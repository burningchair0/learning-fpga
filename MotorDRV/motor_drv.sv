==> flow/design.v <==
module motor_drv
# (
	parameter clk_hz = 25000000,					 
	parameter pwm_hz = 250
) (
	input logic clk,
	input logic enable,
	input logic rst,
	input logic direction,
	input logic [7:0] duty_cycle,
	output logic pwm_outA,
	output logic pwm_outB
);
	localparam integer CLK_DIV = clk_hz / (256 *  pwm_hz);			 
	logic [$clog2(CLK_DIV)-1:0] clock_counter = 0;			 
	logic [7:0] pwm_counter = 0;
	always_ff @(posedge clk or posedge rst) begin
		if (rst) begin
			clock_counter  <= 0;
			pwm_counter <= 0;
		end else if (enable) begin
			clock_counter <= clock_counter + 1;
			if (clock_counter == CLK_DIV - 1) begin		 
				clock_counter <= 0;
				pwm_counter <= pwm_counter + 1;		 
			end
		end
	end
	logic pwm;							
	assign pwm = (pwm_counter < duty_cycle);			 
	assign pwm_outA = direction ? pwm : 0;				 
	assign pwm_outB = direction ? 0 : pwm;
endmodule
* Step by step through the tools: motor_drv *
What the tools print for motor_drv, step after step.
Line numbers count from 1 in the design file above.
Operators carry their Yosys type and port widths (W data, S select, Z words).
Library cell names are shortened.
Not given: --

design
  design top = motor_drv
  clock input = clk
  cell library = sky130hd
  corner = tt_025C_1v80

* After elaboration *
Source: Yosys, flattened and elaborated, memories not mapped. Widths are those after wreduce. Registers that Yosys merges into a memory's read port (data or address) are not register bits. Print and check cells do not count. Equal cells are merged and count once.

word-level totals
  word width x clocked read ports = 0
  memory bits (writable) = 0
  bits in read-only memories = 0
  register bits = 17
  bits in latches = 0
  output and inout bits = 2
  cells after elaboration = 10
  memories kept = 0

operators by class
  shift-type cells = 0
  multiplexer cells = 3
  order comparisons = 1
  reduce/logical cells = 1
  divide/modulo/power cells = 0
  add/subtract/negate cells = 2
  bitwise operators = 0
  multiply operators = 0
  eq/ne operators = 1

operators with widths
  cell                   count
  $add A9 B1 Y9 const B  1
  $eq A9 B9 Y1 const B   1
  $mux W9                1
  $add A8 B1 Y8 const B  1
  $lt A8 B8 Y1           1
  $reduce_and A2 Y1      1
  $mux W1                2

* Logic depth *
Longest topological path by Yosys (ltp), each cell counted once; first at word level (registers and memories cut), then after technology mapping (sequential cells cut; the memories' decode and read muxes count).

depth
  depth in word-level cells = 2
  ABC_AREA = 0
  mapped depth = 6

* Mapped cells and area *
The flow's flattened synthesis, as Yosys stat reports it; memories are mapped. The netlist is that of the ABC_AREA named above (0 if unset); the other value can give another one.
Totals and module areas in this step are rounded.

cell types
  type      count  area in all (um2)
  dfrtp_1   17     425.408
  ha_1      10     125.12
  xnor2_1   8      70.067
  nand4_1   9      56.304
  inv_1     11     41.29
  o21ai_0   8      40.038
  and3_1    5      31.28
  and4_1    3      26.275
  and4bb_1  2      25.024
  nand2b_1  4      25.024
  buf_6     2      22.522
  nand2_1   5      18.768
  xor2_1    2      17.517
  a21oi_1   3      15.014
  mux2_4    1      15.014
  a31oi_1   2      12.512
  nor2b_1   2      12.512
  or3_1     2      12.512

Not listed: further types 13, cells in them 14.

mapped netlist
  buffer cells = 3
  cell area after synthesis = 1090 um2
  mapped flip-flops = 17
  cells in the netlist = 110

* Path before layout *
Path of least setup slack by OpenSTA after synthesis, without wires, with an ideal clock, recovery checks aside; 20% of the period is set as input and as output delay. Where synthesis merged equal registers, the netlist keeps one of their names.

timing post-synthesis
  kind = flip-flop to output port
  from = register pwm_counter[2]
  to = output port pwm_outA
  external output delay = 0.380 ns
  clock period = 1.9 ns
  driving pins on the path = 5
  setup slack = 0.288 ns
  path delay = 1.232 ns
  arrival = 1.232 ns
  synthesis period reached = 1.612 ns

"path delay" = arrival - input delay + setup time.
A path that ends at an output port has no setup time.
"driving pins on the path": output pins that drive a net of the path, with the launching flip-flop's if there is one; two outputs of one cell count as two.
"synthesis period reached" is the clock period less the worst setup slack; recovery checks do not enter. This is arithmetic on one report: input and output delays are still those of the set period (20% each).
Between the ends stands the longest chain of elaborated cells between them, by number of cells; it is not shown to be the way that was timed. Of several equally long chains one is given.
Each line given opens the expression or statement behind the cell; cells for indexed reads and writes are added by Yosys, which also makes memories of some case tables.

between the ends, post-synthesis
  cell sequence = dfrtp_1 -> ha_1 -> nor4_1 -> o21ai_0 -> a31oi_1
  cells in the longest elaborated chain = 2

ends and longest elaborated chain, post-synthesis
  what           RTL line  source
  from (decl)    16        logic [7:0] pwm_counter = 0;
  from (assign)  20        pwm_counter <= 0;
  from (assign)  25        pwm_counter <= pwm_counter + 1;
  $lt A8 B8 Y1   30        assign pwm = (pwm_counter < duty_cycle);
  $mux W1        31        assign pwm_outA = direction ? pwm : 0;
  to (decl)      11        output logic pwm_outA,

* Timing after layout *
From the final timing report of run A: the path of least setup slack in the routed layout; clock arrival at registers is part of the times.

timing post-layout
  kind = input port to output port
  from = input port duty_cycle[1]
  to = output port pwm_outB
  external output delay = 0.22 ns
  clock period = 1.09 ns
  arrival = 1.57 ns
  setup slack = -0.70 ns
  driving pins on the path = 7
  external input delay = 0.22 ns

Between the ends stands the longest chain of elaborated cells between them, by number of cells; it is not shown to be the way that was timed. Of several equally long chains one is given.

between the ends, post-layout
  cell sequence = clkdlybuf4s50_1 -> inv_1 -> ha_2 -> nor4_4 -> o21ai_2 -> a31oi_2 -> buf_2
  cells in the longest elaborated chain = 2

ends and longest elaborated chain, post-layout
  what          RTL line  source
  from (decl)   10        input logic [7:0] duty_cycle,
  $lt A8 B8 Y1  30        assign pwm = (pwm_counter < duty_cycle);
  $mux W1       32        assign pwm_outB = direction ? 0 : pwm;
  to (decl)     12        output logic pwm_outB

Wiki page: motor_drv / flow data

Record of 2 stored runs of the RTL-to-layout flow on motor_drv, platform sky130hd. The runs are unordered. Constraints: input delay and output delay 20% of the set period each, output load 0.01 pF.
"power" rests on the timing tool's default activity at the inputs, not on a simulated workload.
The results are shown rounded.

Run A
==> flow/run.sh <==
#!/bin/bash
# the make line also repeats the synthesis and layout settings of config.mk as NAME=value (left out here)
make -C /OpenROAD-flow-scripts/flow DESIGN_CONFIG=/design/flow/config.mk WORK_HOME=/design/flow/orfs CLKGATE_MAP_FILE= finish
==> flow/config.mk <==
export PLATFORM = sky130hd
export DESIGN_NAME = motor_drv
export DESIGN_NICKNAME = motor_drv
export VERILOG_FILES = /design/flow/design.v
export SDC_FILE = /design/flow/constraint.sdc
export NUM_CORES = 4
export LEC_CHECK = 0
export CAP_MARGIN = 5
export CELL_PAD_IN_SITES_GLOBAL_PLACEMENT = 3
export CORE_MARGIN = 2
export CORE_UTILIZATION = 40
export CTS_CLUSTER_DIAMETER = 115
export GPL_ROUTABILITY_DRIVEN = 1
export MIN_ROUTING_LAYER = met2
export PLACE_DENSITY_LB_ADDON = 0.23
export SETUP_SLACK_MARGIN = 0.31
export SLEW_MARGIN = 15
==> flow/constraint.sdc <==
create_clock -name core_clock -period 1.09 [get_ports {clk}]
set_input_delay 0.2180 -clock core_clock [delete_from_list [all_inputs] [get_ports {clk}]]
set_output_delay 0.2180 -clock core_clock [all_outputs]
set_load 0.01 [all_outputs]

==> results of run A <==
chip area after synthesis (Yosys): 1090 um2
die area: 3150 um2
standard-cell area of the final layout: 1660 um2
utilization: 65.8 %
worst setup slack after layout: -0.702 ns
total negative slack: -6.26 ns
power: 2090 uW

Run B
==> flow/run.sh <==
#!/bin/bash
# the make line also repeats the synthesis and layout settings of config.mk as NAME=value (left out here)
make -C /OpenROAD-flow-scripts/flow DESIGN_CONFIG=/design/flow/config.mk WORK_HOME=/design/flow/orfs CLKGATE_MAP_FILE= finish
==> flow/config.mk <==
export PLATFORM = sky130hd
export DESIGN_NAME = motor_drv
export DESIGN_NICKNAME = motor_drv
export VERILOG_FILES = /design/flow/design.v
export SDC_FILE = /design/flow/constraint.sdc
export NUM_CORES = 4
export LEC_CHECK = 0
export CAP_MARGIN = 20
export CELL_PAD_IN_SITES_DETAIL_PLACEMENT = 0
export CORE_ASPECT_RATIO = 0.79
export CORE_MARGIN = 9
export CORE_UTILIZATION = 59
export CTS_CLUSTER_DIAMETER = 195
export MAX_ROUTING_LAYER = met4
export SETUP_SLACK_MARGIN = -0.08
export SLEW_MARGIN = 20
==> flow/constraint.sdc <==
create_clock -name core_clock -period 2.22 [get_ports {clk}]
set_input_delay 0.4440 -clock core_clock [delete_from_list [all_inputs] [get_ports {clk}]]
set_output_delay 0.4440 -clock core_clock [all_outputs]
set_load 0.01 [all_outputs]

==> results of run B <==
chip area after synthesis (Yosys): 1090 um2
die area: 3720 um2
standard-cell area of the final layout: 1330 um2
utilization: 78.8 %
worst setup slack after layout: 0.021 ns
total negative slack: 0.000 ns
power: 764 uW
