==> flow/design.v <==
module servo_pdm
# (
        parameter  clk_hz   = 25000000,									 
) ( 
        input  wire       rst,										 
        input  wire       clk,										 
        input  wire       en,										 
        input  wire [7:0]  duty,									 
        output wire       pdm_done									 
);
	wire [15:0] pdm_width;										 
	reg [15:0] pdmw_counter;									 
	localparam zero_dur = clk_hz / 1000 * 20;							 
	localparam div_counter_w = $clog2(zero_dur);
	reg [div_counter_w-1:0] div_counter;								 
	reg pdm_done_reg;
	assign pdm_done = pdm_done_reg;
	assign pdm_width = (duty << 6) + 'd27500;							 
	always @(posedge rst or posedge clk) begin							 
		if (rst) begin
			div_counter <= 'd0;
			pdmw_counter <= 'd0;
			pdm_done_reg <= 'b0;
		end else if (en) begin
			if(pdm_done_reg == 'b1) begin
				if (pdmw_counter != pdm_width) begin					 
					pdmw_counter <= pdmw_counter + 'd1;
				end else begin			
					pdm_done_reg <= 'b0;						 
					div_counter <= 'd0;						 
				end
			end else begin
				div_counter <= div_counter + 'd1;					 
				if (div_counter == zero_dur) begin		
					pdm_done_reg <= 'b1;
					pdmw_counter <= 'd0;
				end
			end
		end
	end
endmodule
module top (					 
	input wire clk25,
	input wire [1:0] key,
	output wire [3:0] led
);
	servo_pdm # (				 
		.clk_hz(25000000)
	) servo_inst (
		.clk(clk25),
		.en(key[0]),
		.rst(key[1]),
		.duty(8'd0),			 
		.pdm_done(led [0])		 
	);
endmodule
# Tool chain data of top
# What the tools print for top, step after step.
# Line numbers count from 1 in the design file above.
# Operators: Yosys type, input widths -> output width; for muxes data width and select width s.
# Cell names lack the library's common part.
# Not given: --
# design
top_module	top
clock	clk25
lib	sky130hd
corner	tt_025C_1v80

# Word level
# Counts by Yosys on the flattened word-level netlist (proc, flatten, opt, wreduce; memories kept). Register bits leave out memories and registers merged into their read ports (data or address). Print and check cells are left out. Cells with the same type and inputs are merged into one.
# word_totals
word_cells	20
out_inout_bits	4
in_bits	3
regBits	36
# classes
muxes	8
reduce_logical	3
n_eq	4
n_addsub	2
# op_table
op	n
$mux 16	3
$mux 19	2
$add 19x1->19 const B	1
$eq 19x19->1 const B	1
$add 16x1->16 const B	1
$ne 16x15->1 const B	1
$ne 2x2->1 const B	2
$reduce_and 3->1	1
$mux 1	3
$reduce_and 2->1	1
$reduce_bool 2->1	1

# Depth
# Yosys ltp: most cells in a row. Word level: on the elaborated netlist, between registers, memories and ports. Mapped: between sequential cells and ports; inverters and the memories' decode and read muxes count.
# logic_depth
depth_word	3
abc_area	0
ltp_mapped	9
ltp_nobuf	7

# Netlist
# Source: synth_stat.txt of the flow (Yosys; design flattened, memories mapped). It holds for the ABC_AREA given above (unset counts as 0); a run with the other value may have another netlist.
# mapped
seqArea_um2	900.9
cell_count	248
ff_cells	36
mapped_area_um2	2203.4
n_buf	18
# by_type
type	n	type_area_um2
dfrtp_1	36	900.864
nand3_1	29	145.139
o21ai_0	18	90.086
nand2_1	18	67.565
o211ai_1	7	52.55
o31ai_1	7	52.55
and3_1	8	50.048
ha_1	4	50.048
a21oi_1	9	45.043
or3_1	7	43.792
inv_1	11	41.29
buf_4	5	37.536
nand4_1	6	37.536
or4_1	5	37.536
nand4bb_1	3	33.782
clkbuf_1	8	30.029
nand3b_1	4	30.029
nor2_1	8	30.029
# Other cell types: 31; their cells: 55.
# The figures by module come from a second, unflattened synthesis with its own total; it is not the netlist above.
# unflattened
hier_cells	280
area_unflattened_um2	2444.8
# Each row is one instance without its submodules.
# modules
mod	cells	instances	area_um2
servo_pdm #(clk_hz=25000000)	276	1	2418.6
top	4	1	26.3

# Path before layout
# Source: OpenSTA report_checks on the synthesized netlist (no wires, ideal clock, input and output delay 20% of the period each), path of least setup slack; recovery checks are left aside. Register names are those of the netlist, which keeps one name where synthesis merged equal registers.
# synth_timing
path_type	reg-to-reg
from	register servo_inst.pdmw_counter[0]
to	register servo_inst.div_counter[8]
path_delay_ns	2.047
tclk_ns	2.38
stages	9
slack_ns	0.334
path_buffers	1
t_arrival_ns	1.969
synth_period_reached_ns	2.046
# "path_delay_ns" = arrival - input delay + setup time.
# "stages" counts driving pins, that of a launching flip-flop among them; a cell with two outputs on the path counts twice.
# "synth_period_reached_ns" is the clock period less the worst setup slack; recovery checks do not enter. This is arithmetic on one report: input and output delays are still those of the set period (20% each).
# The rows between start and end are the longest chain of elaborated cells between them; the timing report does not say that the signal goes this way. Where chains are equally long, one stands for them.
# Each line given opens the expression or statement behind the cell; cells for indexed reads and writes are added by Yosys, which also makes memories of some case tables.
# A register here has more assigning lines than the two given.
# synth_between
path_cell_list	dfrtp_1 > inv_1 > ha_1 > or4b_4 > nor4_4 > o21ai_2 > buf_6 > or3_1 > a21oi_1
elab_chain_len	3
cone_cells	5
cone_classes	2 x eq/ne; 2 x mux; 1 x reduce/logical
# synth_lines
element	line	rtl
from (decl)	12	reg [15:0] pdmw_counter;
from (assign)	22	pdmw_counter <= 'd0;
from (assign)	27	pdmw_counter <= pdmw_counter + 'd1;
$ne 16x15->1	26	if (pdmw_counter != pdm_width) begin
$mux 19	26
$mux 19	25	if(pdm_done_reg == 'b1) begin
to (assign)	21	div_counter <= 'd0;
to (assign)	33	div_counter <= div_counter + 'd1;
to (decl)	15	reg [div_counter_w-1:0] div_counter;

# Path in the finished layout
# From the final timing report of flow run 2: the path of least setup slack in the routed layout; clock arrival at registers is part of the times.
# layout_timing
path_type	reg-to-reg
from	register servo_inst.pdmw_counter[0]
to	register servo_inst.div_counter[17]
tclk_ns	2.39
path_buffers	0
t_arrival_ns	2.46
slack_ns	0.15
stages	8
# The rows between start and end are the longest chain of elaborated cells between them; the timing report does not say that the signal goes this way. Where chains are equally long, one stands for them.
# A register here has more assigning lines than the two given.
# layout_between
path_cell_list	dfrtp_1 > inv_1 > ha_1 > or4b_4 > nor4_4 > o21ai_4 > or3_1 > a21oi_1
elab_chain_len	3
cone_cells	5
cone_classes	2 x eq/ne; 2 x mux; 1 x reduce/logical
# layout_lines
element	line	rtl
from (decl)	12	reg [15:0] pdmw_counter;
from (assign)	22	pdmw_counter <= 'd0;
from (assign)	27	pdmw_counter <= pdmw_counter + 'd1;
$ne 16x15->1	26	if (pdmw_counter != pdm_width) begin
$mux 19	26
$mux 19	25	if(pdm_done_reg == 'b1) begin
to (assign)	21	div_counter <= 'd0;
to (assign)	33	div_counter <= div_counter + 'd1;
to (decl)	15	reg [div_counter_w-1:0] div_counter;

# Top module top; platform sky130hd; tools Yosys and OpenROAD; 2 stored runs in no particular order. Input and output delays are each 20% of the period that was set; the output load is 0.01 pF.
# "achievedPeriod_ns" is the run's clock period less its worst setup slack. It is reckoned from that one timing run; input and output delays stay at 20% of the period that was set.
# By "worstPathTime_ns" is meant the share of the clock period that the worst setup path is allowed (20% is reserved at inputs, 20% at outputs), minus its slack. Clock arrival times at its registers enter into it.
# "total_power_w" rests on the timing tool's default activity at the inputs, not on a simulated workload.
# A setting shown as n/a is not set for that run.
# Among the results, n/a means that no value is shown for the run.
item,flow run 1,flow run 2
period_ns,2.04,2.39
CORE_UTILIZATION,70,51
PLACE_DENSITY,0.52,n/a
HOLD_SLACK_MARGIN,0.23,n/a
CELL_PAD_IN_SITES_GLOBAL_PLACEMENT,3,n/a
TNS_END_PERCENT,40,n/a
GPL_TIMING_DRIVEN,1,n/a
GPL_ROUTABILITY_DRIVEN,1,n/a
CTS_CLUSTER_SIZE,40,n/a
CTS_CLUSTER_DIAMETER,173,n/a
SLEW_MARGIN,30,20
MAX_ROUTING_LAYER,met4,n/a
CAP_MARGIN,20,20
CORE_MARGIN,2,2
timing.setup.ws_ns,n/a,0.146
achievedPeriod_ns,n/a,2.244
layout_stdcell_area_um2,n/a,2373.5
total_power_w,n/a,0.001896
final_die_area_um2,n/a,4862.3
synth_chip_area_um2,n/a,2203.4
worstPathTime_ns,n/a,2.24
worstPathKind,n/a,reg-to-reg
layout_utilization_frac,n/a,0.581
tns_ns,n/a,0.000
# Flow run 1: unfinished; error GPL-0301 in placement
