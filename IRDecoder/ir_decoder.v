==> flow/design.v <==
module ir_decoder (
	input wire clk,
	input wire rst,
	input wire enable,
	input wire ir_input,
	output wire ready,
	output wire [31:0] command, 
	output wire [3:0] test
);
	localparam T0_MIN = 12800 - 128;
	localparam T0_MAX = 12800 + 128;
	localparam T1_MIN = 40925 - 128;
	localparam T1_MAX = 40925 + 128;
	localparam START_MIN = 122500 - 128;
	localparam START_MAX = 122500 + 128;
	localparam T1_TOP = 1750000;
	reg ir_input_last;
	wire strobe_front;
	wire strobe_back;
	reg [23:0] t1; 
	reg [5:0] bit_count;
	reg [31:0] cmd;
	reg test_start;
	assign ready = t1 == T1_TOP;
	assign strobe_front = (ir_input_last != ir_input) & ir_input;
	assign strobe_back = (ir_input_last != ir_input) & ~ir_input;
	assign command[31:0] = cmd[31:0];
	assign test[0] = strobe_front;
	assign test[1] = strobe_back;
	assign test[2] = test_start;
	assign test[3] = 0; 
	always_ff @(posedge clk or posedge rst)
	begin
		if(rst) begin
			ir_input_last <= '0;
			t1 <= '0;
			bit_count <= '0;
			test_start <= '0;
		end else begin
			if(enable)
			begin
				ir_input_last <= ir_input;
				if(t1 != T1_TOP)
					t1 <= t1 + '1;
				if(strobe_front)
					t1 <= '0;
				if(strobe_back)
				begin
					if(t1 > START_MIN && t1 < START_MAX)
					begin
						bit_count <= '0;
						test_start <= '1;
					end
					if(t1 > T0_MIN && t1 < T0_MAX)
					begin
						cmd[bit_count] <= '0;
						bit_count <= bit_count + '1;
					end
					if(t1 > T1_MIN && t1 < T1_MAX)
					begin
						cmd[bit_count] <= '1;
						bit_count <= bit_count + '1;
					end
				end
			end
		end
	end
endmodule
# Reports on ir_decoder
# What the tools print for ir_decoder, step after step.
# Line numbers count from 1 in the design file above.
# Operators carry their Yosys type and port widths (W data, S select, Z words).
# Library cell names are shortened.
# The mark n/a stands for no value.
# design
design,ir_decoder
clock,clk
lib,sky130hd
lib_corner,tt_025C_1v80

# After elaboration
# Yosys after proc, flatten, opt, wreduce and memory -nomap, before mapping. Memory bits, and registers merged into a memory's read port (data or address), are not among the register bits. Print and check cells are not counted. Equal cells are merged and count once.
# bits
reg_bits,64
output_inout_bits,37
input_bits,4
elab_cells,46
# classes
logic,9
add_sub_neg,3
n_cmp,6
mux,9
reduce_logical,9
equal,3
n_shift,2
# ops
operator,n
$mux W32,4
$shift A1 B7 Y32 const A,2
$and A32 B32 Y32,2
$or A32 B32 Y32,2
$mux W24,2
$not A32 Y32,1
$gt A24 B14 Y1 const B,1
$lt A24 B14 Y1 const B,1
$gt A24 B16 Y1 const B,1
$lt A24 B16 Y1 const B,1
$gt A24 B17 Y1 const B,1
$lt A24 B17 Y1 const B,1
$eq A24 B21 Y1 const B,1
$ne A24 B21 Y1 const B,1
$add A24 B24 Y24 const B,1
$mux W6,3
$reduce_and A3 Y1,3
$neg A6 Y7,1
$add A6 B6 Y6 const B,1
$logic_and A1 B1 Y1,3
$reduce_bool A3 Y1,1
$and A1 B1 Y1,2
$not A1 Y1,2
$reduce_and A2 Y1,1
$reduce_bool A2 Y1,1
$ne A1 B1 Y1,1

# Logic depth
# Longest topological path by Yosys (ltp), each cell counted once; first at word level (registers and memories cut), then after technology mapping (sequential cells cut; the memories' decode and read muxes count).
# logic_depth
ltp_word,11
ABC_AREA,1
ltp_mapped,15
ltp_nobuf,14

# After synthesis
# Yosys stat after the flow's synthesis: flattened, memories mapped to cells. It holds for the ABC_AREA given above (unset counts as 0); a run with the other value may have another netlist.
# The area totals of this step are shown rounded.
# by_type
cell,n
edfxtp_1,32
dfrtp_1,32
nand2_1,134
o21ai_1,66
nor2_1,67
inv_1,50
nand4_1,25
nand3_1,27
o21ai_0,27
ha_1,7
nor3_1,11
nor2_2,8
buf_6,4
nand2_2,7
nor3_2,4
buf_4,4
xor2_4,1
xor2_1,3
# Not listed: further types 22, cells in them 37.
# mapped
flip_flops,64
buf_cells,20
cells,546
area_um2,4120

# Timing after synthesis
# OpenSTA on the mapped netlist: ideal clock, no wires. The path of least setup slack (recovery checks aside). Input and output delay are each 20% of the period. Register names are those of the netlist, which keeps one name where synthesis merged equal registers.
# synth_timing
kind,in2reg
from,input ir_input
to,register cmd[0]
path_slack_ns,0.760
setup_ns,0.461
clock_period_ns,4.46
t_first_pin_ns,0.892
arrival_ns,3.239
path_stages,3
t_required_ns,3.999
delay_ns,2.808
synth_period_reached_ns,3.7
# "delay_ns" = arrival - input delay + setup time.
# "path_stages": output pins that drive a net of the path, with the launching flip-flop's if there is one; two outputs of one cell count as two.
# "synth_period_reached_ns" = period - worst setup slack (recovery checks aside). The figure is calculated, with input and output delays left at 20% of the set period.
# The rows between start and end are the longest chain of elaborated cells between them; the timing report does not say that the signal goes this way. Where chains are equally long, one stands for them.
# A line is the first line of the expression or statement that the cell stems from. Yosys adds cells for indexed reads and writes and turns some case tables into memories.
# Only ways into the end's enable, where the timed path ends, are counted here.
# synth_between
path_cell_list,inv_1 -> nand2_1 -> nor3_1
elab_chain_len,3
# synth_rtl
item,line_no,source
from (decl),5,"input wire ir_input,"
$ne A1 B1 Y1,26,assign strobe_back = (ir_input_last != ir_input) & ~ir_input;
$and A1 B1 Y1,26,
$reduce_and A3 Y1,n/a,
to (assign),56,cmd[bit_count] <= '0;
to (assign),61,cmd[bit_count] <= '1;
to (decl),22,reg [31:0] cmd;

# Worst path after layout
# Path of least setup slack in the final report of flow run A (OpenROAD, finished layout, wires in). Where an end is a register, its clock arrival counts in the times.
# layout_timing
kind,reg2out
from,register t1[22]
to,output ready
arrival_ns,2.43
clock_period_ns,3.29
path_stages,7
t_first_pin_ns,0.34
t_required_ns,2.63
path_slack_ns,0.21
out_delay_ns,0.66
# The rows between start and end are the longest chain of elaborated cells between them; the timing report does not say that the signal goes this way. Where chains are equally long, one stands for them.
# A register here has more assigning lines than the two given.
# layout_between
path_cell_list,dfrtp_1 -> nor2_1 -> nand2_1 -> nor4_1 -> nand3_1 -> inv_1 -> clkdlybuf4s50_1
elab_chain_len,1
# layout_rtl
item,line_no,source
from (decl),20,reg [23:0] t1;
from (assign),36,t1 <= '0;
from (assign),44,t1 <= t1 + '1;
$eq A24 B21 Y1,24,assign ready = t1 == T1_TOP;
to (decl),6,"output wire ready,"

# Top module ir_decoder; platform sky130hd; tools Yosys and OpenROAD; 2 stored runs in no particular order. Input and output delays are each 20% of the period that was set; the output load is 0.01 pF.
# "timing.achieved_period_ns" = clock period - worst setup slack. The figure is calculated, with input and output delays left at 20% of the set period.
# By "timing.worst_path_ns" is meant the share of the clock period that the worst setup path is allowed (20% is reserved at inputs, 20% at outputs), minus its slack. Clock arrival times at its registers enter into it.
# "power.total_uw" is the tool's figure for a default switching activity; nothing was simulated.
# Measured values are rounded.
# Among the settings, -- means not set for that run.
run,period_ns,CORE_UTILIZATION,SETUP_SLACK_MARGIN,PLACE_DENSITY_LB_ADDON,CELL_PAD_IN_SITES_GLOBAL_PLACEMENT,ABC_AREA,GPL_TIMING_DRIVEN,CAP_MARGIN,CORE_MARGIN,SLEW_MARGIN,HOLD_SLACK_MARGIN,CORE_ASPECT_RATIO,CELL_PAD_IN_SITES_DETAIL_PLACEMENT,TNS_END_PERCENT,GPL_ROUTABILITY_DRIVEN,layout_utilization_frac,worst_setup_slack_ns,timing.achieved_period_ns,tns_setup_ns,power.total_uw,synth_area_um2,finish.stdcell_area_um2,fin_hold_ws_ns,total_die_area_um2,timing.worst_path_ns,timing.worst_path_kind
flow run A,3.29,15,0.06,0.08,1,1,0,35,2,20,--,--,--,--,--,0.196,0.207,3.083,0.000,3600,4120,5270,0.479,28800,2.43,reg2out
flow run B,3.85,57,0.96,0.1,--,--,1,20,7,20,0.01,0.63,1,85,1,0.718,0.710,3.140,0.000,2820,3680,4520,0.568,8970,3.14,reg2reg
